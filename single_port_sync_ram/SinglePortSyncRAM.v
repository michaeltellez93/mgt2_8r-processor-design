==> flow/design.v <==
module single_port_sync_ram(
    input clk,
    input n_rw,
    input n_cs,
    input n_oe,
    input [7:0] addr,
    inout [7:0] data
);
    reg [7:0] mem [255:0];
    reg [7:0] data_out;
    always @(posedge clk) begin : READ
        if (!n_cs & !n_rw)
            data_out <= mem[addr];
    end
    always @(posedge clk) begin : WRITE
        if (!n_cs & n_rw )
            mem[addr] <= data;
    end
    assign data = (!n_cs & !n_oe & !n_rw) ? data_out : 8'bz;
endmodule
# == From RTL to reports: single_port_sync_ram ==
# What the tools print for single_port_sync_ram, step after step.
# Lines are those of the file above, counted from 1.
# Library cell names are shortened.
# The mark n/a stands for no value.
# design
design,single_port_sync_ram
clock_port,clk
cell_library,sky130hd
corner,tt_025C_1v80

# == Elaborated design ==
# Source: Yosys, flattened and elaborated, memories not mapped. Widths are those after wreduce; folded enables and synchronous resets count as part of the registers. Registers that Yosys merges into a memory's read port (data or address) are not register bits. Print and check cells do not count. Equal cells are merged and count once.
# Memory sizes are those after Yosys's memory passes, which may raise the word count (mostly to a power of two), join words into wider ones and drop unused or constant bits.
# word_totals
reg_bits,0
ram_bits,2048
clocked_rd_ports_x_width,8
n_memories,1
# classes
muxes,4
n_logic,4
reduce_logical,3
# mem_list
name,words,width,rd,write_ports,line,rtl
mem,256,8,1,1,9,reg [7:0] mem [255:0];
# ops
cell,n
8-bit 2-to-1 mux,3
1-bit AND,4
1-bit zero test,3
1-bit 2-to-1 mux,1

# == Logic depth ==
# Depth = most cells in a row (Yosys ltp): at word level without a register or memory, in the mapped netlist without a sequential cell, where the memories' decode and read muxes count.
# depth
depth_word,5
ABC_AREA,1
mapped_depth,16
mapped_depth_nobuf,13

# == Synthesis result ==
# Source: synth_stat.txt of the flow (Yosys; design flattened, memories mapped). It holds for the ABC_AREA given above (unset counts as 0); a run with the other value may have another netlist.
# by_type
cell,n,area_total_um2
edfxtp_1,2056,6.17E+04
nand2_1,4101,1.54E+04
nand3_1,564,2.82E+03
buf_2,300,1501.44
nor2_1,346,1.3E+03
nand4_1,132,825.792
o21ai_1,128,640.614
clkbuf_1,115,431.664
buf_6,10,112.608
buf_1,27,101.347
inv_1,11,41.29
buf_4,5,37.536
nor3_2,2,20.019
clkinv_1,2,7.507
inv_4,1,6.256
inv_2,1,3.754
# mapped
stdcells,7801
mapped_area_um2,84984.0
flip_flops,2056
buf_cells,457

# == Path before layout ==
# Path of least setup slack by OpenSTA after synthesis, without wires, with an ideal clock, recovery checks aside; 20% of the period is set as input and as output delay. Where synthesis merged equal registers, the netlist keeps one of their names.
# synth_timing
path_type,register -> output
from,reg (name not given)
to,out data[0]
period_ps,5010
out_delay_ps,1002
launch_ps,0
arrival_ps,3289
required_time_ps,4008
setup_slack_ps,719
delay_ps,3289
driving_pins,1
period_less_setup_slack_ps,4291
# "delay_ps" = arrival - input delay + setup time.
# A path that ends at an output port has no setup time.
# "driving_pins" counts driving pins, that of a launching flip-flop among them; a cell with two outputs on the path counts twice.
# "period_less_setup_slack_ps" is the clock period less the worst setup slack; recovery checks do not enter. This is arithmetic on one report: input and output delays are still those of the set period (20% each).
# synth_between
path_cell_list,edfxtp_1
# synth_lines
item,line,rtl
to (decl),7,inout [7:0] data
# No chain of elaborated cells between the ends is given.

# == Worst path after layout ==
# From the final timing report of flow run 1: the path of least setup slack in the routed layout; clock arrival at registers is part of the times.
# The report prints the path's times to 10 ps; the period is as set.
# layout_timing
path_type,input -> register
from,in n_rw
to,mem mem[192][7]
period_ps,5240
input_delay_ps,1050
setup_ps,370
launch_ps,1050
arrival_ps,4070
required_time_ps,5720
setup_slack_ps,1650
driving_pins,8
# The rows between start and end are the longest chain of elaborated cells between them; the timing report does not say that the signal goes this way. Where chains are equally long, one stands for them.
# Each line given opens the expression or statement behind the cell; cells for indexed reads and writes are added by Yosys, which also makes memories of some case tables.
# The path ends at the enable pin of a flip-flop; only ways to that pin are counted.
# layout_between
path_cell_list,clkdlybuf4s50_1 > inv_1 > nor2_1 > inv_1 > nor3_2 > nand2_2 > buf_4 > nor2_1
elab_chain_cells,2
cone_cells,3
# layout_lines
item,line,rtl
from (decl),3,"input n_rw,"
1-bit AND,16,if (!n_cs & n_rw )
8-bit 2-to-1 mux,16,
to (decl),9,reg [7:0] mem [255:0];

Data sheet: physical implementation of single_port_sync_ram

Measured results for single_port_sync_ram: 2 stored runs of the Yosys and OpenROAD flow on sky130hd. The settings differ; the order carries no meaning. The constraints put input and output delay at 20% of the set period each and load the outputs with 0.01 pF.
"critical_path_time_ps" = time allowed to the worst setup path (clock period - input delay - output delay, where it has them) - its slack; a late launch clock adds to it, a late capture clock takes from it.
"totalPower_w" rests on the timing tool's default activity at the inputs, not on a simulated workload.
"critical_path_time_ps" is given in steps of 10 ps.

Flow run 1, flow files:
==> flow/run.sh <==
#!/bin/bash
# the make line also repeats the synthesis and layout settings of config.mk as NAME=value (left out here)
make -C /OpenROAD-flow-scripts/flow DESIGN_CONFIG=/design/flow/config.mk WORK_HOME=/design/flow/orfs CLKGATE_MAP_FILE= finish
==> flow/config.mk <==
export PLATFORM = sky130hd
export DESIGN_NAME = single_port_sync_ram
export DESIGN_NICKNAME = single_port_sync_ram
export VERILOG_FILES = /design/flow/design.v
export SDC_FILE = /design/flow/constraint.sdc
export NUM_CORES = 4
export LEC_CHECK = 0
export ABC_AREA = 1
export CAP_MARGIN = 20
export CORE_MARGIN = 2
export CORE_UTILIZATION = 30
export CTS_CLUSTER_DIAMETER = 268
export GPL_ROUTABILITY_DRIVEN = 0
export PLACE_DENSITY_LB_ADDON = 0.21
export SETUP_SLACK_MARGIN = 0.87
export SLEW_MARGIN = 35
==> flow/constraint.sdc <==
create_clock -name core_clock -period 5.24 [get_ports {clk}]
set_input_delay 1.0480 -clock core_clock [delete_from_list [all_inputs] [get_ports {clk}]]
set_output_delay 1.0480 -clock core_clock [all_outputs]
set_load 0.01 [all_outputs]

==> results of flow run 1, as CSV <==
result,value
critical_path_time_ps,2540
worstPathKind,"input -> register"
fin_ws_ps,1650
totalPower_w,0.035392
final_stdcell_area_um2,97272.0
die_footprint_um2,287553.0
yosys_chip_area_um2,84984.0
holdWs_ps,288

Flow run 2, flow files:
==> flow/run.sh <==
#!/bin/bash
# the make line also repeats the synthesis and layout settings of config.mk as NAME=value (left out here)
make -C /OpenROAD-flow-scripts/flow DESIGN_CONFIG=/design/flow/config.mk WORK_HOME=/design/flow/orfs CLKGATE_MAP_FILE= finish
==> flow/config.mk <==
export PLATFORM = sky130hd
export DESIGN_NAME = single_port_sync_ram
export DESIGN_NICKNAME = single_port_sync_ram
export VERILOG_FILES = /design/flow/design.v
export SDC_FILE = /design/flow/constraint.sdc
export NUM_CORES = 4
export LEC_CHECK = 0
export CAP_MARGIN = 20
export CELL_PAD_IN_SITES_GLOBAL_PLACEMENT = 3
export CORE_MARGIN = 3
export CORE_UTILIZATION = 20
export CTS_CLUSTER_DIAMETER = 392
export MIN_ROUTING_LAYER = met2
export PLACE_DENSITY_LB_ADDON = 0.3
export SLEW_MARGIN = 20
export TNS_END_PERCENT = 80
==> flow/constraint.sdc <==
create_clock -name core_clock -period 2.84 [get_ports {clk}]
set_input_delay 0.5680 -clock core_clock [delete_from_list [all_inputs] [get_ports {clk}]]
set_output_delay 0.5680 -clock core_clock [all_outputs]
set_load 0.01 [all_outputs]

==> results of flow run 2, as CSV <==
result,value
critical_path_time_ps,2110
worstPathKind,"input -> register"
fin_ws_ps,158
totalPower_w,0.066014
final_stdcell_area_um2,98769.7
die_footprint_um2,399361.0
yosys_chip_area_um2,78362.7
holdWs_ps,-195
